==> flow/design.v <==
module traffic_light_controller(
    input clk, reset,
    input N, S, E, W,
    output reg Rn, Yn, Gn, Re, Ye, Ge, Rs, Ys, Gs, Rw, Yw, Gw
);
    localparam S0 = 3'b000, S1 = 3'b001, S2 = 3'b010, S3 = 3'b011, S4 = 3'b100,
               S5 = 3'b101, S6 = 3'b110, S7 = 3'b111;
    localparam GREEN_TIME = 4'd10;   
    localparam YELLOW_TIME = 4'd3;   
    reg [2:0] state_reg, next_state;
    reg [3:0] timer_n, timer_e, timer_s, timer_w;   
    always @(posedge clk or posedge reset) begin
        if (reset) begin
            state_reg <= S0;
            timer_n <= 0;
            timer_e <= 0;
            timer_s <= 0;
            timer_w <= 0;
        end else begin
            state_reg <= next_state;
            if (state_reg == S0) begin
                if (timer_n < GREEN_TIME) timer_n <= timer_n + 1;
                else if (timer_n < GREEN_TIME + YELLOW_TIME) timer_n <= timer_n + 1;
            end
            if (state_reg == S2) begin
                if (timer_e < GREEN_TIME) timer_e <= timer_e + 1;
                else if (timer_e < GREEN_TIME + YELLOW_TIME) timer_e <= timer_e + 1;
            end
            if (state_reg == S4) begin
                if (timer_s < GREEN_TIME) timer_s <= timer_s + 1;
                else if (timer_s < GREEN_TIME + YELLOW_TIME) timer_s <= timer_s + 1;
            end
            if (state_reg == S6) begin
                if (timer_w < GREEN_TIME) timer_w <= timer_w + 1;
                else if (timer_w < GREEN_TIME + YELLOW_TIME) timer_w <= timer_w + 1;
            end
        end
    end
    always @(*) begin
        next_state = state_reg;
        case (state_reg)
            S0: begin
                if (timer_n == GREEN_TIME) next_state = S1;   
                else if (N) next_state = S0;   
                else if (E) next_state = S2;  
                else if (S) next_state = S4;  
                else if (W) next_state = S6;  
            end
            S1: begin
                if (timer_n == YELLOW_TIME) next_state = S2;   
                else if (N) next_state = S1;   
                else if (E) next_state = S2;
                else if (S) next_state = S4;
                else if (W) next_state = S6;
            end
            S2: begin
                if (timer_e == GREEN_TIME) next_state = S3;   
                else if (E) next_state = S2;   
                else if (S) next_state = S4;
                else if (W) next_state = S6;
                else if (N) next_state = S0;
            end
            S3: begin
                if (timer_e == YELLOW_TIME) next_state = S4;   
                else if (E) next_state = S3;   
                else if (S) next_state = S4;
                else if (W) next_state = S6;
                else if (N) next_state = S0;
            end
            S4: begin
                if (timer_s == GREEN_TIME) next_state = S5;   
                else if (S) next_state = S4;   
                else if (W) next_state = S6;
                else if (N) next_state = S0;
                else if (E) next_state = S2;
            end
            S5: begin
                if (timer_s == YELLOW_TIME) next_state = S6;   
                else if (S) next_state = S5;
                else if (W) next_state = S6;
                else if (N) next_state = S0;
                else if (E) next_state = S2;
            end
            S6: begin
                if (timer_w == GREEN_TIME) next_state = S7;   
                else if (W) next_state = S6;   
                else if (N) next_state = S0;
                else if (E) next_state = S2;
                else if (S) next_state = S4;
            end
            S7: begin
                if (timer_w == YELLOW_TIME) next_state = S0;   
                else if (W) next_state = S7;   
                else if (N) next_state = S0;
                else if (E) next_state = S2;
                else if (S) next_state = S4;
            end
            default: next_state = S0;   
        endcase
    end
    always @(*) begin
        Rn = 1'b1; Re = 1'b1; Rs = 1'b1; Rw = 1'b1;
        Yn = 1'b0; Ye = 1'b0; Ys = 1'b0; Yw = 1'b0;
        Gn = 1'b0; Ge = 1'b0; Gs = 1'b0; Gw = 1'b0;
        case (state_reg)
            S0: begin
                Gn = 1'b1;   
                if (N) Rn = 1'b0;   
            end
            S1: begin
                Yn = 1'b1;   
            end
            S2: begin
                Ge = 1'b1;   
                if (E) Re = 1'b0;   
            end
            S3: begin
                Ye = 1'b1;   
            end
            S4: begin
                Gs = 1'b1;   
                if (S) Rs = 1'b0;   
            end
            S5: begin
                Ys = 1'b1;   
            end
            S6: begin
                Gw = 1'b1;   
                if (W) Rw = 1'b0;   
            end
            S7: begin
                Yw = 1'b1;   
            end
            default: begin
                Rn = 1'b1; Re = 1'b1; Rs = 1'b1; Rw = 1'b1;
                Yn = 1'b0; Ye = 1'b0; Ys = 1'b0; Yw = 1'b0;
                Gn = 1'b0; Ge = 1'b0; Gs = 1'b0; Gw = 1'b0;
            end
        endcase
    end
endmodule
## From RTL to reports: traffic_light_controller

The steps from the RTL of traffic_light_controller to its reports follow in flow order.
Lines are those of the file above, counted from 1.
Operators: Yosys type, input widths -> output width; for muxes data width and select width s.
Library cell names are shortened.
A cell with n/a has no value.

| design | value |
|---|---|
| top | traffic_light_controller |
| clock | clk |
| standard-cell library | sky130hd |
| timing corner | tt_025C_1v80 |

## Word-level counts

Yosys after proc, flatten, opt, wreduce and memory -nomap, before mapping. Memory bits, and registers merged into a memory's read port (data or address), are not among the register bits. Print and check cells are not counted. Equal cells are merged and count once.

| bit counts | value |
|---|---|
| flip-flop bits (word level) | 19 |
| bits of input ports | 6 |
| elaborated cells | 102 |

| cells by class | value |
|---|---|
| $add $sub $neg | 4 |
| magnitude comparators | 8 |
| equal/unequal tests | 15 |
| muxes and demuxes | 53 |
| reductions and logical operators | 17 |

Operators by type and width:

| cell | count |
|---|---|
| $mux 3 | 28 |
| $reduce_or 7->1 | 8 |
| $lt 4x4->1 const B | 8 |
| $mux 4 | 8 |
| $pmux 3 s8 | 1 |
| $pmux 1 s2 | 12 |
| $add 4x1->4 const B | 4 |
| $eq 4x2->1 const B | 4 |
| $eq 4x4->1 const B | 4 |
| $eq 3x3->1 const B | 4 |
| $reduce_and 2->1 | 4 |
| $reduce_bool 2->1 | 4 |
| $eq 3x2->1 const B | 2 |
| $mux 1 | 4 |
| $eq 3x1->1 const B | 1 |
| $logic_not 3->1 | 1 |

## Longest topological paths

Yosys ltp: most cells in a row. Word level: on the elaborated netlist, between registers, memories and ports. Mapped: between sequential cells and ports; inverters and the memories' decode and read muxes count.

| logic depth | value |
|---|---|
| depth after elaboration | 6 |
| ABC_AREA | 0 |
| mapped depth | 6 |
| gate-level depth less buffers | 6 |

## Netlist

Source: synth_stat.txt of the flow (Yosys; design flattened, memories mapped). It holds for the ABC_AREA given above (unset counts as 0); a run with the other value may have another netlist.

Cell types:

| type | count | area in all (µm²) |
|---|---|---|
| dfrtp_1 | 23 | 575.552 |
| ha_1 | 12 | 150.144 |
| nand2_1 | 25 | 93.84 |
| mux2_2 | 8 | 90.086 |
| inv_1 | 18 | 67.565 |
| nor3_1 | 9 | 45.043 |
| a21oi_1 | 7 | 35.034 |
| xnor2_1 | 4 | 35.034 |
| nor2_1 | 9 | 33.782 |
| nand4_1 | 5 | 31.28 |
| a311o_1 | 3 | 30.029 |
| o21ai_0 | 6 | 30.029 |
| o31ai_1 | 4 | 30.029 |
| dfstp_2 | 1 | 26.275 |
| o221ai_1 | 3 | 26.275 |
| o211ai_1 | 3 | 22.522 |
| or4_1 | 3 | 22.522 |
| nor4bb_1 | 2 | 20.019 |

Other cell types: 21; their cells: 34.

| synthesis totals | value |
|---|---|
| cell count | 179 |
| chip area (Yosys) | 1586.5 µm² |
| area of sequential cells | 601.8 µm² |
| flip-flops | 24 |
| buffer cells | 6 |

## Timing after synthesis

OpenSTA on the mapped netlist: ideal clock, no wires. The path of least setup slack (recovery checks aside). Input and output delay are each 20% of the period. Register names are those of the netlist, which keeps one name where synthesis merged equal registers.

| timing post-synthesis | value |
|---|---|
| kind | flip-flop to output port |
| from | register state_reg |
| to | output port Re |
| clock period | 1.86 ns |
| output delay | 0.372 ns |
| time at the first pin | 0.000 ns |
| data arrival time | 1.617 ns |
| data required time | 1.488 ns |
| slack | -0.129 ns |
| delay of the path | 1.617 ns |
| stages on the path | 5 |
| path buffers | 0 |
| period reached after synthesis | 1.989 ns |

"delay of the path" = arrival - input delay + setup time.
A path that ends at an output port has no setup time.
"stages on the path" counts driving pins, that of a launching flip-flop among them; a cell with two outputs on the path counts twice.
"period reached after synthesis" = period - worst setup slack (recovery checks aside). The figure is calculated, with input and output delays left at 20% of the set period.
An end named without its bit number is one bit of that signal or, where synthesis recoded a state register, one of its new flip-flops.
Between the ends stands the longest chain of elaborated cells between them, by number of cells; it is not shown to be the way that was timed. Of several equally long chains one is given.
Each line given opens the expression or statement behind the cell; cells for indexed reads and writes are added by Yosys, which also makes memories of some case tables.

| on the way, post-synthesis | value |
|---|---|
| path through | dfrtp_1 > or2_2 > or4_1 > nor3_1 > nand2_1 |
| length of the longest elaborated chain | 3 |
| elaborated cells on any way between the ends | 10 |

Ends and longest elaborated chain, post-synthesis:

| item | RTL line | text |
|---|---|---|
| start, declared | 10 | `reg [2:0] state_reg, next_state;` |
| start, assigned | 14 | `state_reg <= S0;` |
| start, assigned | 20 | `state_reg <= next_state;` |
| $logic_not 3->1 | 105 | `case (state_reg)` |
| $reduce_or 7->1 | n/a |  |
| $pmux 1 s2 | 105 |  |
| end, declared | 4 | `output reg Rn, Yn, Gn, Re, Ye, Ge, Rs, Ys, Gs, Rw, Yw, Gw` |

## Worst path after layout

From the final timing report of run 1: the path of least setup slack in the routed layout; clock arrival at registers is part of the times.

| timing after layout | value |
|---|---|
| kind | flip-flop to output port |
| from | register state_reg |
| to | output port Re |
| clock period | 2.62 ns |
| output delay | 0.52 ns |
| time at the first pin | 0.28 ns |
| data arrival time | 2.00 ns |
| data required time | 2.10 ns |
| slack | 0.10 ns |
| stages on the path | 6 |
| path buffers | 1 |

An end named without its bit number is one bit of that signal or, where synthesis recoded a state register, one of its new flip-flops.

| on the way, after layout | value |
|---|---|
| path through | dfstp_2 > or2_2 > or4_4 > nor3_4 > nand2_1 > clkdlybuf4s15_1 |

Ends and longest elaborated chain, after layout:

| item | RTL line | text |
|---|---|---|
| start, declared | 10 | `reg [2:0] state_reg, next_state;` |
| start, assigned | 14 | `state_reg <= S0;` |
| start, assigned | 20 | `state_reg <= next_state;` |
| end, declared | 4 | `output reg Rn, Yn, Gn, Re, Ye, Ge, Rs, Ys, Gs, Rw, Yw, Gw` |

No chain of elaborated cells between the ends is given.

Memo
Re: implementation data of traffic_light_controller

Measured data: module traffic_light_controller, platform sky130hd, 2 stored runs of the flow under differing settings, order arbitrary. Input and output delays are each 20% of the period that was set; the output load is 0.01 pF.
"time on the worst setup path": the worst setup path's part of the clock period (all of it between registers, 20% less for each end at a port) less its slack. A launch clock that arrives late makes it longer, a capture clock that arrives late makes it shorter.
"total power after layout" rests on the timing tool's default activity at the inputs, not on a simulated workload.

#### Run 1

| setting | value |
|---|---|
| period_ns | `2.62` |
| CAP_MARGIN | `20` |
| CORE_MARGIN | `2` |
| CORE_UTILIZATION | `40` |
| SLEW_MARGIN | `20` |

| result | value |
|---|---|
| post-route worst hold slack | 0.537 ns |
| total power after layout | 0.002595 W |
| total negative slack | 0.000 ns |
| final utilization | 0.522 |
| chip area after synthesis (Yosys) | 1586.5 µm² |
| die outline area | 4486.3 µm² |
| worst setup slack after layout | 0.101 ns |
| time on the worst setup path | 2.00 ns |
| type of the worst setup path | flip-flop to output port |

#### Run 2

| setting | value |
|---|---|
| period_ns | `3.56` |
| CORE_UTILIZATION | `40` |
| SETUP_SLACK_MARGIN | `0.09` |
| CORE_ASPECT_RATIO | `1.87` |
| CORE_MARGIN | `9` |
| CELL_PAD_IN_SITES_GLOBAL_PLACEMENT | `3` |
| TNS_END_PERCENT | `80` |
| CTS_CLUSTER_DIAMETER | `382` |
| CAP_MARGIN | `20` |
| SLEW_MARGIN | `20` |

| result | value |
|---|---|
| worst setup slack after layout | 0.552 ns |
| post-route worst hold slack | 0.530 ns |
| total negative slack | 0.000 ns |
| chip area after synthesis (Yosys) | 1586.5 µm² |
| time on the worst setup path | 2.30 ns |
| type of the worst setup path | flip-flop to output port |
| die outline area | 6669.4 µm² |
| total power after layout | 0.001842 W |
| final utilization | 0.495 |
